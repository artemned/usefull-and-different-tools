==> flow/design.v <==
module i2c_fclk
(
 input clk,
 input rst,
 output reg s_clk,
 output reg strob_up,
 output reg strob_down 
);
localparam PERIOD_SIZE = (50_000_000 / 100_000);  
localparam COUNT_SIZE = $clog2(PERIOD_SIZE); 
localparam RISE_SIZE = (PERIOD_SIZE / 2)- 1,  
           FALLING_SIZE = (PERIOD_SIZE / 2)- 1; 
localparam STR_STATE_UP = 0,
           STR_STATE_DOWN =1,
		   DOWN_STATE = 2,
		   UP_STATE   = 3;
reg[1:0] State;
reg[COUNT_SIZE-1:0] cnt;  
always@(posedge clk or negedge rst)
begin
 if(~rst)
 begin
 State <= STR_STATE_DOWN;          
 cnt <= {RISE_SIZE{1'b0}};  
 end
 else begin 
  case(State)
  STR_STATE_DOWN: begin
    State <= DOWN_STATE; 
	cnt <= 0;
    strob_down <= 1'b1; 
 end
  DOWN_STATE: begin
  strob_down <= 1'b0;
  if(cnt == FALLING_SIZE)
  begin
   State <= STR_STATE_UP; 
   s_clk <= 1'b1; 
  end
  cnt <= (cnt == FALLING_SIZE)? 1'b0 : cnt + 1;  
  end
  STR_STATE_UP:begin
  State <= UP_STATE;
  cnt <= 0;
  strob_up <= 1'b1;
  end
  UP_STATE: begin
  strob_up = 1'b0;
  if(cnt == RISE_SIZE)
  begin
  State <= STR_STATE_DOWN; 
  s_clk <= 1'b0;  
 end
 cnt <= (cnt == RISE_SIZE)? 1'b0 : cnt + 1;
 end
 endcase
 end
end 
endmodule
module i2c_one
#(
  parameter DELAY = 1,
  parameter VALUE = 8'b11001001 
 )
(
 input  clk,
 input  n_rst,
 output  sda,
 output s_clk	
);
localparam DELAY_SIZE = DELAY,  
           START_SIZE = 1,      
		   ADDRESS_SIZE = 7,
		   WRITE_SIZE  = 7,
		   READ_SIZE = WRITE_SIZE,
		   ACK_SIZE = 1,
           STOP_SIZE = START_SIZE;
localparam DELAY_ST = 0, 
           START_ST = 1,
		   ADDRESS_ST = 2,
           READ_ST = 3,		   
		   WRITE_ST = 4,
		   ACK_ST = 5,
		   NACK_ST = 6,
		   STOP_ST = 7;
wire strob_up;
wire strob_down;
integer flag_clk;
integer sda_flag;
reg sda_out;
reg [3:0] cnt;          
reg [2:0] State;
reg [7:0] buffer = 8'b10110101; 
reg [7:0] address = 8'b10101001; 
reg [3:0] Nextcnt;
reg [2:0] Nextstate;
reg [7:0] Nextbuffer ; 
reg [7:0] Nextaddress ; 
i2c_fclk f_clk
(
  .clk(clk),
  .rst(n_rst),
  .s_clk(s_clk),
  .strob_up(strob_up),
  .strob_down(strob_down)  
);
assign sda = sda_out; 
always @(s_clk) begin 
 if(strob_down) begin  
  Nextstate = State;
  case(State)
  DELAY_ST  : if(cnt == DELAY_SIZE)  Nextstate = START_ST;
  START_ST  : if(cnt == START_SIZE)  Nextstate = ADDRESS_ST;
  ADDRESS_ST: if(cnt == ADDRESS_SIZE)Nextstate = ACK_ST;
  endcase
 end  
 else if(strob_up)begin  
 case(State)
 ACK_ST: Nextstate = (~sda) ?
	     ((buffer[7]==0) ? WRITE_ST:READ_ST): NACK_ST;
 endcase
end
end
always@(s_clk)begin
Nextcnt = cnt;
if(strob_down)begin
 Nextcnt = cnt + 1;
 case(State)
     DELAY_ST     : if (cnt == DELAY_SIZE)    Nextcnt = 0;
	 ADDRESS_SIZE : if (cnt == ADDRESS_SIZE)  Nextcnt = 0;
     WRITE_ST     : if (cnt == WRITE_SIZE)    Nextcnt = 0;
     READ_ST      : if (cnt == READ_SIZE)     Nextcnt = 0;
endcase        
end	
end  
always@(s_clk)begin  
Nextbuffer = buffer;
Nextaddress = address;
if(strob_up)
    case(State)
        ADDRESS_ST    : Nextaddress = { Nextaddress[6:0], sda_out};
    endcase
end
always@(posedge clk,negedge n_rst)begin  
if(~n_rst)begin
State <= DELAY_ST;
cnt <= 0;
buffer <= 0;
sda_out <=1'b1;
end
else begin
State <= Nextstate;
cnt <= Nextcnt;
buffer <= Nextbuffer;
address <= Nextaddress;
end
end
endmodule
From RTL to reports: i2c_one. Tool output for the design above, in the order of the flow. Lines are those of the file above, counted from 1. Library cell names are shortened. A cell with -- has no value.

Design top: i2c_one. Clock input: clk. Standard-cell library: sky130hd. Corner: tt_025C_1v80.

After elaboration. Yosys after proc, flatten, opt, wreduce and memory -nomap, before mapping. Memory bits, and registers merged into a memory's read port (data or address), are not among the register bits. Print and check cells are not counted.

Under cells after elaboration stands 25. The entry for bits in registers reads 12. Output and inout port bits: 2. The entry for input port bits reads 2.

The figure for muxes and demuxes is 8. The figure for equality and inequality tests is 6. $add $sub $neg: 1. For reduce/logical cells the number is 7.

Operator list (count): 9-bit parallel mux with 2-bit select (1); 9-bit by 1-bit adder with 9-bit output (second input constant) (1); 9-bit by 8-bit equality test with 1-bit output (second input constant) (1); 9-bit 2-to-1 mux (1); 2-bit parallel mux with 4-bit select (1); 2-bit by 1-bit != test with 1-bit output (second input constant) (2); 2-bit equality test (second input constant) (2); 2-bit OR reduction (2); 4-bit AND reduction (1); 4-bit nonzero test (1); 2-bit 2-to-1 mux (2); 3-bit AND reduction (1); 2-bit by 1-bit equality test with 1-bit output (second input constant) (1); 2-bit zero test (1); 2-bit nonzero test (1); 1-bit parallel mux with 2-bit select (1); 1-bit 2-to-1 mux (2).

Longest topological paths. Longest topological path by Yosys (ltp), each cell counted once; first at word level (registers and memories cut), then after technology mapping (sequential cells cut; the memories' decode and read muxes count).

The figure for word-level depth is 3. For ABC_AREA the number is 0. The entry for depth in mapped cells reads 5. The figure for depth with buffers taken out is 5.

Netlist. The flow's flattened synthesis, as Yosys stat reports it; memories are mapped. The netlist is that of the ABC_AREA named above (0 if unset); the other value can give another one. The area totals of this step are shown rounded.

Cells by type: dfrtp_1 (count 12, area in all 300.288 um2); nor2_1 (count 9, area in all 33.782 um2); edfxtp_1 (count 1, area in all 30.029 um2); nand4bb_4 (count 1, area in all 27.526 um2); dfstp_2 (count 1, area in all 26.275 um2); ha_1 (count 2, area in all 25.024 um2); nand4_2 (count 2, area in all 25.024 um2); xnor2_1 (count 2, area in all 17.517 um2); a21o_1 (count 2, area in all 15.014 um2); inv_1 (count 4, area in all 15.014 um2); or3_1 (count 2, area in all 12.512 um2); o221a_2 (count 1, area in all 11.261 um2); nand3_1 (count 2, area in all 10.01 um2); nand3_2 (count 1, area in all 10.01 um2); o211a_1 (count 1, area in all 10.01 um2); o21ai_0 (count 2, area in all 10.01 um2); a21o_2 (count 1, area in all 8.758 um2); a21oi_2 (count 1, area in all 8.758 um2).

Other cell types: 11; their cells: 11.

The figure for buffers is 1. The entry for cell count reads 58. The figure for flip-flop cells is 14. Under sequential area stands 360 um2. Under cell area after synthesis stands 670 um2.

The figures by module come from a second, unflattened synthesis with its own total; it is not the netlist above.

The figure for cell total of the unflattened synthesis is 66. The entry for area (unflattened synthesis) reads 760 um2.

Rows give one instance, submodules left out.

By module: i2c_fclk (sequential area 420 um2, instances 1, area 750 um2, cells 64); i2c_one (sequential area 0.0 um2, instances 1, area 11 um2, cells 2).

Worst setup path after synthesis. Source: OpenSTA report_checks on the synthesized netlist (no wires, ideal clock, input and output delay 20% of the period each), path of least setup slack; recovery checks are left aside. Register names are those of the netlist, which keeps one name where synthesis merged equal registers.

Path type: reg-to-reg. Start point: reg f_clk.cnt[1]. End point: reg f_clk.s_clk. Under stages stands 6. Under launch time at the first pin stands 0.000 ns. The figure for arrival is 1.034 ns. Path buffers: 0. The entry for library setup time reads 0.293 ns. The entry for delay of the path reads 1.327 ns. For path slack the number is -0.007 ns. For clock period the number is 1.32 ns. For required time the number is 1.027 ns. The entry for synthesis period reached reads 1.327 ns.

"delay of the path" is the arrival time less input delay plus setup time. "stages" counts driving pins, that of a launching flip-flop among them; a cell with two outputs on the path counts twice. "synthesis period reached" = period - worst setup slack (recovery checks aside). The figure is calculated, with input and output delays left at 20% of the set period. Between the ends stands the longest chain of elaborated cells between them, by number of cells; it is not shown to be the way that was timed. Of several equally long chains one is given. A line is the first line of the expression or statement that the cell stems from. Yosys adds cells for indexed reads and writes and turns some case tables into memories. A register here has more assigning lines than the two given. Only ways into the end's enable, where the timed path ends, are counted here.

Path through: dfrtp_1 -> inv_1 -> ha_1 -> nand4bb_4 -> nor2_1 -> and3_1. The entry for cells in the longest elaborated chain reads 3. For elaborated cells on any way between the ends the number is 4. Classes of those cells: 3 x eq/ne; 1 x reduce/logical.

RTL lines, path post-synthesis: start: declaration (RTL line 18) `reg[COUNT_SIZE-1:0] cnt;`; start: assignment (RTL line 40) `cnt <= (cnt == FALLING_SIZE)? 1'b0 : cnt + 1;`; start: assignment (RTL line 54) `cnt <= (cnt == RISE_SIZE)? 1'b0 : cnt + 1;`; 9-bit by 8-bit equality test with 1-bit output (RTL line 35) `if(cnt == FALLING_SIZE)`; 2-bit by 1-bit != test with 1-bit output; 4-bit AND reduction; end: assignment (RTL line 38) `s_clk <= 1'b1;`; end: assignment (RTL line 52) `s_clk <= 1'b0;`; end: declaration (RTL line 5) `output reg s_clk,`.

Timing after layout. Path of least setup slack in the final report of record 1 (OpenROAD, finished layout, wires in). Where an end is a register, its clock arrival counts in the times.

Path type: reg-to-output. Start point: reg f_clk.s_clk. End point: out s_clk. For path slack the number is 0.07 ns. The figure for arrival is 1.14 ns. Under stages stands 2. Under launch time at the first pin stands 0.27 ns. Path buffers: 1. For required time the number is 1.21 ns. For clock period the number is 1.51 ns. For output delay the number is 0.30 ns.

Path through: edfxtp_1 -> clkdlybuf4s50_1. The entry for cells in the longest elaborated chain reads 0. For elaborated cells on any way between the ends the number is 0. Under RTL lines with such cells stands 0.

RTL lines, path after layout: start: declaration (RTL line 5) `output reg s_clk,`; start: assignment (RTL line 38) `s_clk <= 1'b1;`; start: assignment (RTL line 52) `s_clk <= 1'b0;`; end: declaration (RTL line 69) `output s_clk`.

Subject: i2c_one on sky130hd, stored results

Hello all,

Below are 2 stored runs of the flow (Yosys, OpenROAD; platform sky130hd) on i2c_one, each with its settings and what was measured, unordered. Constraints: input delay and output delay 20% of the set period each, output load 0.01 pF. By "clock period reached" is meant the clock period of the run minus its worst setup slack. This is arithmetic on one report: input and output delays are still those of the set period (20% each). "time used up by the worst setup path": the worst setup path's part of the clock period (all of it between registers, 20% less for each end at a port) less its slack. A launch clock that arrives late makes it longer, a capture clock that arrives late makes it shorter. By "total power after layout" is meant OpenSTA's value without simulated activity: inputs other than the clock are taken to toggle once in ten clock periods, and the tool carries that through the logic. Measured values are rounded.

Record 1 has these settings: period_ns 1.51; CORE_UTILIZATION 32; PLACE_DENSITY_LB_ADDON 0.05; CELL_PAD_IN_SITES_GLOBAL_PLACEMENT 3; CELL_PAD_IN_SITES_DETAIL_PLACEMENT 1; CTS_CLUSTER_SIZE 73; MAX_ROUTING_LAYER met4; CAP_MARGIN 20; CORE_MARGIN 2; SLEW_MARGIN 20. The synthesis area is 670 um2. The die size comes to 2,500 um2. The standard-cell area after layout comes to 770 um2. The final design utilization comes to 39 %. The measured setup slack of the critical path is 0.070 ns. The total negative slack is 0.000 ns. The total power after layout stands at 0.66 mW. The measured clock period reached is 1.440 ns. The time used up by the worst setup path stands at 1.14 ns. Type of the worst setup path: reg-to-output.

Record 2 has these settings: period_ns 2.41; CORE_UTILIZATION 39; PLACE_DENSITY 0.78; CELL_PAD_IN_SITES_GLOBAL_PLACEMENT 3; TNS_END_PERCENT 85; ABC_AREA 1; CTS_CLUSTER_SIZE 87; CAP_MARGIN 30; MIN_ROUTING_LAYER met1; CORE_MARGIN 2; SLEW_MARGIN 20. The synthesis area is 680 um2. The die size comes to 2,100 um2. The standard-cell area after layout comes to 750 um2. The final design utilization comes to 45 %. The measured setup slack of the critical path is 0.78 ns. The total negative slack is 0.000 ns. The total power after layout stands at 0.41 mW. The measured clock period reached is 1.634 ns. The time used up by the worst setup path stands at 1.15 ns. Type of the worst setup path: reg-to-output.

Thanks
